==> flow/design.v <==
`timescale 1ns / 1ps
module traffic_light_controller_with_display(
    input clk,
    input rst,
    input [1:0] TA, TB, TC, TD,     
    input VA, VB, VC, VD,           
    input emg_mode,                 
    input [1:0] ER,                 
    output reg GA, GB, GC, GD,      
    output reg YA, YB, YC, YD,      
    output reg RA, RB, RC, RD,      
    output reg [6:0] seg,           
    output reg [7:0] timer_out      
);
localparam IDLE      = 4'd0;
localparam A_GREEN   = 4'd1;
localparam A_YELLOW  = 4'd2;
localparam B_GREEN   = 4'd3;
localparam B_YELLOW  = 4'd4;
localparam C_GREEN   = 4'd5;
localparam C_YELLOW  = 4'd6;
localparam D_GREEN   = 4'd7;
localparam D_YELLOW  = 4'd8;
localparam EMERGENCY = 4'd9;
localparam MAX_GREEN   = 8'd100;
localparam BASE_GREEN  = 8'd20;
localparam YELLOW_TIME = 8'd10;
reg [3:0] current_state, next_state;
reg [7:0] timer_counter;
reg [7:0] next_timer_value;
reg load_timer;
wire [7:0] TA_ext = {6'b0, TA};
wire [7:0] TB_ext = {6'b0, TB};
wire [7:0] TC_ext = {6'b0, TC};
wire [7:0] TD_ext = {6'b0, TD};
always @(posedge clk or posedge rst) begin
    if (rst) begin
        timer_counter <= 0;
        timer_out <= 0;
    end else begin
        if (load_timer)
            timer_counter <= next_timer_value;
        else if (timer_counter > 0)
            timer_counter <= timer_counter - 1;
        timer_out <= timer_counter;
    end
end
always @(posedge clk or posedge rst) begin
    if (rst)
        current_state <= IDLE;
    else
        current_state <= next_state;
end
always @(*) begin
    next_state = current_state;
    case (current_state)
        IDLE: begin
            if (emg_mode) next_state = EMERGENCY;
            else if (VA) next_state = A_GREEN;
            else if (VB) next_state = B_GREEN;
            else if (VC) next_state = C_GREEN;
            else if (VD) next_state = D_GREEN;
        end
        A_GREEN: if (emg_mode) next_state = EMERGENCY;
                 else if (timer_counter == 0) next_state = A_YELLOW;
        A_YELLOW: if (timer_counter == 0) next_state = B_GREEN;
        B_GREEN: if (emg_mode) next_state = EMERGENCY;
                 else if (timer_counter == 0) next_state = B_YELLOW;
        B_YELLOW: if (timer_counter == 0) next_state = C_GREEN;
        C_GREEN: if (emg_mode) next_state = EMERGENCY;
                 else if (timer_counter == 0) next_state = C_YELLOW;
        C_YELLOW: if (timer_counter == 0) next_state = D_GREEN;
        D_GREEN: if (emg_mode) next_state = EMERGENCY;
                 else if (timer_counter == 0) next_state = D_YELLOW;
        D_YELLOW: if (timer_counter == 0) next_state = A_GREEN;
        EMERGENCY: if (!emg_mode) next_state = IDLE;
        default: next_state = IDLE;
    endcase
end
always @(posedge clk or posedge rst) begin
    if (rst) begin
        {GA, GB, GC, GD} <= 4'b0000;
        {YA, YB, YC, YD} <= 4'b0000;
        {RA, RB, RC, RD} <= 4'b1111;
        seg <= 7'b1111111;
        load_timer <= 0;
        next_timer_value <= 0;
    end else begin
        {GA, GB, GC, GD} <= 4'b0000;
        {YA, YB, YC, YD} <= 4'b0000;
        {RA, RB, RC, RD} <= 4'b1111;
        load_timer <= 0;
        case (current_state)
            A_GREEN: begin
                GA <= 1; RA <= 0;
                if (timer_counter == 0) begin
                    load_timer <= 1;
                    next_timer_value <= (BASE_GREEN + TA_ext > MAX_GREEN) ? MAX_GREEN : BASE_GREEN + TA_ext;
                end
            end
            A_YELLOW: begin
                YA <= 1;
                if (timer_counter == 0) begin
                    load_timer <= 1;
                    next_timer_value <= YELLOW_TIME;
                end
            end
            B_GREEN: begin
                GB <= 1; RB <= 0;
                if (timer_counter == 0) begin
                    load_timer <= 1;
                    next_timer_value <= (BASE_GREEN + TB_ext > MAX_GREEN) ? MAX_GREEN : BASE_GREEN + TB_ext;
                end
            end
            B_YELLOW: begin
                YB <= 1;
                if (timer_counter == 0) begin
                    load_timer <= 1;
                    next_timer_value <= YELLOW_TIME;
                end
            end
            C_GREEN: begin
                GC <= 1; RC <= 0;
                if (timer_counter == 0) begin
                    load_timer <= 1;
                    next_timer_value <= (BASE_GREEN + TC_ext > MAX_GREEN) ? MAX_GREEN : BASE_GREEN + TC_ext;
                end
            end
            C_YELLOW: begin
                YC <= 1;
                if (timer_counter == 0) begin
                    load_timer <= 1;
                    next_timer_value <= YELLOW_TIME;
                end
            end
            D_GREEN: begin
                GD <= 1; RD <= 0;
                if (timer_counter == 0) begin
                    load_timer <= 1;
                    next_timer_value <= (BASE_GREEN + TD_ext > MAX_GREEN) ? MAX_GREEN : BASE_GREEN + TD_ext;
                end
            end
            D_YELLOW: begin
                YD <= 1;
                if (timer_counter == 0) begin
                    load_timer <= 1;
                    next_timer_value <= YELLOW_TIME;
                end
            end
            EMERGENCY: begin
                case (ER)
                    2'b00: begin GA <= 1; RA <= 0; end
                    2'b01: begin GB <= 1; RB <= 0; end
                    2'b10: begin GC <= 1; RC <= 0; end
                    2'b11: begin GD <= 1; RD <= 0; end
                endcase
                load_timer <= 0;   
            end
        endcase
        seg <= seven_segment_display(timer_counter);
    end
end
function [6:0] seven_segment_display;
    input [7:0] num;
    reg [3:0] digit;
    begin
        digit = (num > 9) ? 9 : num[3:0];
        case (digit)
            0: seven_segment_display = 7'b1000000;
            1: seven_segment_display = 7'b1111001;
            2: seven_segment_display = 7'b0100100;
            3: seven_segment_display = 7'b0110000;
            4: seven_segment_display = 7'b0011001;
            5: seven_segment_display = 7'b0010010;
            6: seven_segment_display = 7'b0000010;
            7: seven_segment_display = 7'b1111000;
            8: seven_segment_display = 7'b0000000;
            9: seven_segment_display = 7'b0010000;
            default: seven_segment_display = 7'b1111111;
        endcase
    end
endfunction
endmodule
From RTL to reports: traffic_light_controller_with_display
What the tools print for traffic_light_controller_with_display, step after step.
Lines are those of the file above, counted from 1.
Cell names lack the library's common part.
{"block": "inputs", "design": "traffic_light_controller_with_display", "clock_port": "clk", "library": "sky130hd", "pvt_corner": "tt_025C_1v80"}

Elaborated design
Counts by Yosys on the flattened word-level netlist (proc, flatten, opt, wreduce; memories kept). Register bits leave out memories and registers merged into their read ports (data or address). Print and check cells are left out.
Memory sizes are those after Yosys's memory passes, which may raise the word count (mostly to a power of two), join words into wider ones and drop unused or constant bits.
{"block": "bits", "regBits": 41, "latchBits": 0, "ramBits": 0, "mem_bits_ro": 112, "clocked_rd_ports_x_width": 7, "mem_count": 1, "input_bits": 17, "elab_cells": 119}
{"block": "op_classes", "n_addsub": 5, "multipliers": 0, "n_div": 0, "n_cmp": 6, "eq_ne": 27, "shift": 0, "mux": 54, "n_logic": 0, "reduce_logical": 9}
{"block": "memory_table", "name": "(name not given)", "words": 16, "width": 7, "rd": 1, "wr": 0, "line": 168, "rtl": "case (digit)"}
{"block": "op_table", "operator": "2-to-1 mux 4 bit", "n": 19}
{"block": "op_table", "operator": "2-to-1 mux 8 bit", "n": 7}
{"block": "op_table", "operator": "parallel mux 4 bit (select 10 bit)", "n": 1}
{"block": "op_table", "operator": "parallel mux 8 bit (select 5 bit)", "n": 1}
{"block": "op_table", "operator": "greater-than comparator 8 x 7 -> 1 bit (second input constant)", "n": 4}
{"block": "op_table", "operator": "2-to-1 mux 7 bit", "n": 4}
{"block": "op_table", "operator": "adder 5 x 2 -> 6 bit (first input constant)", "n": 4}
{"block": "op_table", "operator": "!= test 2 bit (second input constant)", "n": 9}
{"block": "op_table", "operator": "equality test 4 x 3 -> 1 bit (second input constant)", "n": 4}
{"block": "op_table", "operator": "parallel mux 1 bit (select 2 bit)", "n": 8}
{"block": "op_table", "operator": "2-to-1 mux 1 bit", "n": 14}
{"block": "op_table", "operator": "!= test 3 bit (second input constant)", "n": 4}
{"block": "op_table", "operator": "AND reduction 10 bit", "n": 1}
{"block": "op_table", "operator": "equality test 4 x 2 -> 1 bit (second input constant)", "n": 2}
{"block": "op_table", "operator": "equality test 4 bit (second input constant)", "n": 2}
{"block": "op_table", "operator": "subtractor 8 x 1 -> 8 bit (second input constant)", "n": 1}
{"block": "op_table", "operator": "greater-than comparator 8 x 1 -> 1 bit (second input constant)", "n": 1}
{"block": "op_table", "operator": "greater-than comparator 8 x 4 -> 1 bit (second input constant)", "n": 1}
{"block": "op_table", "operator": "logical NOT 8 bit", "n": 1}
{"block": "op_table", "operator": "nonzero test 8 bit", "n": 1}
{"block": "op_table", "operator": "OR reduction 8 bit", "n": 1}
{"block": "op_table", "operator": "!= test 6 bit (second input constant)", "n": 1}
{"block": "op_table", "operator": "AND reduction 6 bit", "n": 1}
{"block": "op_table", "operator": "equality test 2 bit (second input constant)", "n": 2}
{"block": "op_table", "operator": "equality test 4 x 1 -> 1 bit (second input constant)", "n": 1}
{"block": "op_table", "operator": "logical NOT 4 bit", "n": 1}
{"block": "op_table", "operator": "OR reduction 4 bit", "n": 1}
{"block": "op_table", "operator": "equality test 2 x 1 -> 1 bit (second input constant)", "n": 1}
Not listed: further kinds 3, cells in them 3.

Depth
Depth = most cells in a row (Yosys ltp): at word level without a register or memory, in the mapped netlist without a sequential cell, where the memories' decode and read muxes count.
{"block": "logic_depth", "ltp_word": 6, "abc_area": 0, "ltp_mapped": 10, "mapped_depth_nobuf": 10}

Mapped cells and area
Source: synth_stat.txt of the flow (Yosys; design flattened, memories mapped). It holds for the ABC_AREA given above (unset counts as 0); a run with the other value may have another netlist.
The area totals of this step are shown rounded.
{"block": "types", "type": "dfrtp_1", "n": 38, "type_area_um2": 950.912}
{"block": "types", "type": "dfstp_2", "n": 12, "type_area_um2": 315.302}
{"block": "types", "type": "ha_1", "n": 6, "type_area_um2": 75.072}
{"block": "types", "type": "nand2_1", "n": 17, "type_area_um2": 63.811}
{"block": "types", "type": "a21oi_1", "n": 9, "type_area_um2": 45.043}
{"block": "types", "type": "nor2_1", "n": 12, "type_area_um2": 45.043}
{"block": "types", "type": "o21ai_0", "n": 9, "type_area_um2": 45.043}
{"block": "types", "type": "xnor2_1", "n": 5, "type_area_um2": 43.792}
{"block": "types", "type": "inv_1", "n": 10, "type_area_um2": 37.536}
{"block": "types", "type": "mux2_1", "n": 3, "type_area_um2": 33.782}
{"block": "types", "type": "nor3_1", "n": 6, "type_area_um2": 30.029}
{"block": "types", "type": "nand2b_1", "n": 4, "type_area_um2": 25.024}
{"block": "types", "type": "buf_6", "n": 2, "type_area_um2": 22.522}
{"block": "types", "type": "o31ai_1", "n": 3, "type_area_um2": 22.522}
{"block": "types", "type": "nor4_4", "n": 1, "type_area_um2": 21.27}
{"block": "types", "type": "a221o_1", "n": 2, "type_area_um2": 20.019}
{"block": "types", "type": "a222oi_1", "n": 2, "type_area_um2": 20.019}
{"block": "types", "type": "mux2i_1", "n": 2, "type_area_um2": 20.019}
Not listed: further types 30, cells in them 41.
{"block": "mapped", "mapped_cells": 184, "mapped_area_um2": 2200, "seq_area_um2": 1300, "ff_cells": 50, "buffers": 5}

Worst setup path after synthesis
Source: OpenSTA report_checks on the synthesized netlist (no wires, ideal clock, input and output delay 20% of the period each), path of least setup slack; recovery checks are left aside. Register names are those of the netlist, which keeps one name where synthesis merged equal registers.
{"block": "synth_path", "path_type": "register -> register", "start": "register timer_counter[0]", "end": "register seg[1]", "clock_period_ps": 2820, "setup_time_ps": 62, "t_first_pin_ps": 0, "arrival_time_ps": 1819, "required_ps": 2758, "path_slack_ps": 939, "delay_ps": 1881, "path_stages": 10, "period_less_setup_slack_ps": 1881}
"delay_ps" = arrival - input delay + setup time.
"path_stages" counts driving pins, that of a launching flip-flop among them; a cell with two outputs on the path counts twice.
"period_less_setup_slack_ps" is the clock period less the worst setup slack; recovery checks do not enter. This is arithmetic on one report: input and output delays are still those of the set period (20% each).
The rows between start and end are the longest chain of elaborated cells between them; the timing report does not say that the signal goes this way. Where chains are equally long, one stands for them.
Each line given opens the expression or statement behind the cell; cells for indexed reads and writes are added by Yosys, which also makes memories of some case tables.
At most two assigning lines are given for a register; there are more.
{"block": "synth_via", "path_cell_list": "dfrtp_1 inv_1 ha_1 nor2_1 o21ai_0 nand3_1 inv_1 ha_1 o21ai_0 and3_2", "elab_chain_len": 2, "cells_between": 2, "cone_classes": "compare (1); mux (1)"}
{"block": "synth_lines", "item": "start, declared", "line": 29, "rtl": "reg [7:0] timer_counter;"}
{"block": "synth_lines", "item": "start, assigned", "line": 42, "rtl": "timer_counter <= next_timer_value;"}
{"block": "synth_lines", "item": "start, assigned", "line": 44, "rtl": "timer_counter <= timer_counter - 1;"}
{"block": "synth_lines", "item": "greater-than comparator 8 x 4 -> 1 bit", "line": 167, "rtl": "digit = (num > 9) ? 9 : num[3:0];"}
{"block": "synth_lines", "item": "2-to-1 mux 4 bit", "line": 167}
{"block": "synth_lines", "item": "end, declared", "line": 12, "rtl": "output reg [6:0] seg,"}

Timing after layout
From the final timing report of run A: the path of least setup slack in the routed layout; clock arrival at registers is part of the times.
The report prints the path's times to 10 ps; the period is as set.
{"block": "layout_path", "path_type": "register -> register", "start": "register timer_counter[0]", "end": "register seg[5]", "clock_period_ps": 1650, "setup_time_ps": 80, "t_first_pin_ps": 290, "arrival_time_ps": 1940, "required_ps": 1870, "path_slack_ps": -70, "path_stages": 11}
The rows between start and end are the longest chain of elaborated cells between them; the timing report does not say that the signal goes this way. Where chains are equally long, one stands for them.
At most two assigning lines are given for a register; there are more.
{"block": "layout_via", "path_cell_list": "dfrtp_2 inv_2 ha_4 nor2_4 o21ai_4 nand3_2 inv_4 ha_4 nand2b_4 a21oi_2 a211oi_2", "elab_chain_len": 2, "cells_between": 2, "cone_classes": "compare (1); mux (1)"}
{"block": "layout_lines", "item": "start, declared", "line": 29, "rtl": "reg [7:0] timer_counter;"}
{"block": "layout_lines", "item": "start, assigned", "line": 42, "rtl": "timer_counter <= next_timer_value;"}
{"block": "layout_lines", "item": "start, assigned", "line": 44, "rtl": "timer_counter <= timer_counter - 1;"}
{"block": "layout_lines", "item": "greater-than comparator 8 x 4 -> 1 bit", "line": 167, "rtl": "digit = (num > 9) ? 9 : num[3:0];"}
{"block": "layout_lines", "item": "2-to-1 mux 4 bit", "line": 167}
{"block": "layout_lines", "item": "end, declared", "line": 12, "rtl": "output reg [6:0] seg,"}

Measured results for traffic_light_controller_with_display: 2 stored runs of the Yosys and OpenROAD flow on sky130hd. The settings differ; the order carries no meaning. The constraints put input and output delay at 20% of the set period each and load the outputs with 0.01 pF.
"achieved_period_ps" means the clock period less the worst setup slack. The figure is calculated, with input and output delays left at 20% of the set period.
"worst_path_ps": the worst setup path's part of the clock period (all of it between registers, 20% less for each end at a port) less its slack. A launch clock that arrives late makes it longer, a capture clock that arrives late makes it shorter.
"power.total_mw" rests on the timing tool's default activity at the inputs, not on a simulated workload.
"worst_path_ps" is given in steps of 10 ps.
Measured values are rounded.

Run A
==> flow/run.sh <==
#!/bin/bash
# the make line also repeats the synthesis and layout settings of config.mk as NAME=value (left out here)
make -C /OpenROAD-flow-scripts/flow DESIGN_CONFIG=/design/flow/config.mk WORK_HOME=/design/flow/orfs CLKGATE_MAP_FILE= finish
==> flow/config.mk <==
export PLATFORM = sky130hd
export DESIGN_NAME = traffic_light_controller_with_display
export DESIGN_NICKNAME = traffic_light_controller_with_display
export VERILOG_FILES = /design/flow/design.v
export SDC_FILE = /design/flow/constraint.sdc
export NUM_CORES = 4
export LEC_CHECK = 0
export ABC_AREA = 0
export CAP_MARGIN = 20
export CELL_PAD_IN_SITES_DETAIL_PLACEMENT = 1
export CELL_PAD_IN_SITES_GLOBAL_PLACEMENT = 2
export CORE_MARGIN = 2
export CORE_UTILIZATION = 28
export CTS_CLUSTER_DIAMETER = 107
export GPL_ROUTABILITY_DRIVEN = 1
export GPL_TIMING_DRIVEN = 1
export MIN_ROUTING_LAYER = met1
export PLACE_DENSITY_LB_ADDON = 0.1
export SETUP_SLACK_MARGIN = 0.0
export SLEW_MARGIN = 35
export TNS_END_PERCENT = 5
==> flow/constraint.sdc <==
create_clock -name core_clock -period 1.65 [get_ports {clk}]
set_input_delay 0.3300 -clock core_clock [delete_from_list [all_inputs] [get_ports {clk}]]
set_output_delay 0.3300 -clock core_clock [all_outputs]
set_load 0.01 [all_outputs]

==> results of run A, as JSON <==
{
  "worst_path_ps": 1720,
  "critical_path_kind": "register -> register",
  "worst_setup_slack_ps": -73,
  "final_die_area_um2": 8500,
  "power.total_mw": 5.7,
  "finalCellArea_um2": 3300,
  "yosys_chip_area_um2": 2200,
  "achieved_period_ps": 1723,
  "tns_setup_ps": -270,
  "fin_util_frac": 0.43
}

Run B
==> flow/run.sh <==
#!/bin/bash
# the make line also repeats the synthesis and layout settings of config.mk as NAME=value (left out here)
make -C /OpenROAD-flow-scripts/flow DESIGN_CONFIG=/design/flow/config.mk WORK_HOME=/design/flow/orfs CLKGATE_MAP_FILE= finish
==> flow/config.mk <==
export PLATFORM = sky130hd
export DESIGN_NAME = traffic_light_controller_with_display
export DESIGN_NICKNAME = traffic_light_controller_with_display
export VERILOG_FILES = /design/flow/design.v
export SDC_FILE = /design/flow/constraint.sdc
export NUM_CORES = 4
export LEC_CHECK = 0
export CAP_MARGIN = 30
export CELL_PAD_IN_SITES_GLOBAL_PLACEMENT = 0
export CORE_ASPECT_RATIO = 1.17
export CORE_MARGIN = 2
export CORE_UTILIZATION = 49
export CTS_CLUSTER_DIAMETER = 335
export CTS_CLUSTER_SIZE = 19
export GPL_ROUTABILITY_DRIVEN = 1
export GPL_TIMING_DRIVEN = 0
export MAX_ROUTING_LAYER = met5
export MIN_ROUTING_LAYER = met2
export PLACE_DENSITY_LB_ADDON = 0.13
export SETUP_SLACK_MARGIN = 0.24
export SLEW_MARGIN = 20
export TNS_END_PERCENT = 35
==> flow/constraint.sdc <==
create_clock -name core_clock -period 1.46 [get_ports {clk}]
set_input_delay 0.2920 -clock core_clock [delete_from_list [all_inputs] [get_ports {clk}]]
set_output_delay 0.2920 -clock core_clock [all_outputs]
set_load 0.01 [all_outputs]

==> results of run B, as JSON <==
{
  "worst_path_ps": 1750,
  "critical_path_kind": "register -> register",
  "worst_setup_slack_ps": -290,
  "final_die_area_um2": 5000,
  "power.total_mw": 6.3,
  "finalCellArea_um2": 3200,
  "yosys_chip_area_um2": 2200,
  "achieved_period_ps": 1752,
  "tns_setup_ps": -4700,
  "fin_util_frac": 0.75
}
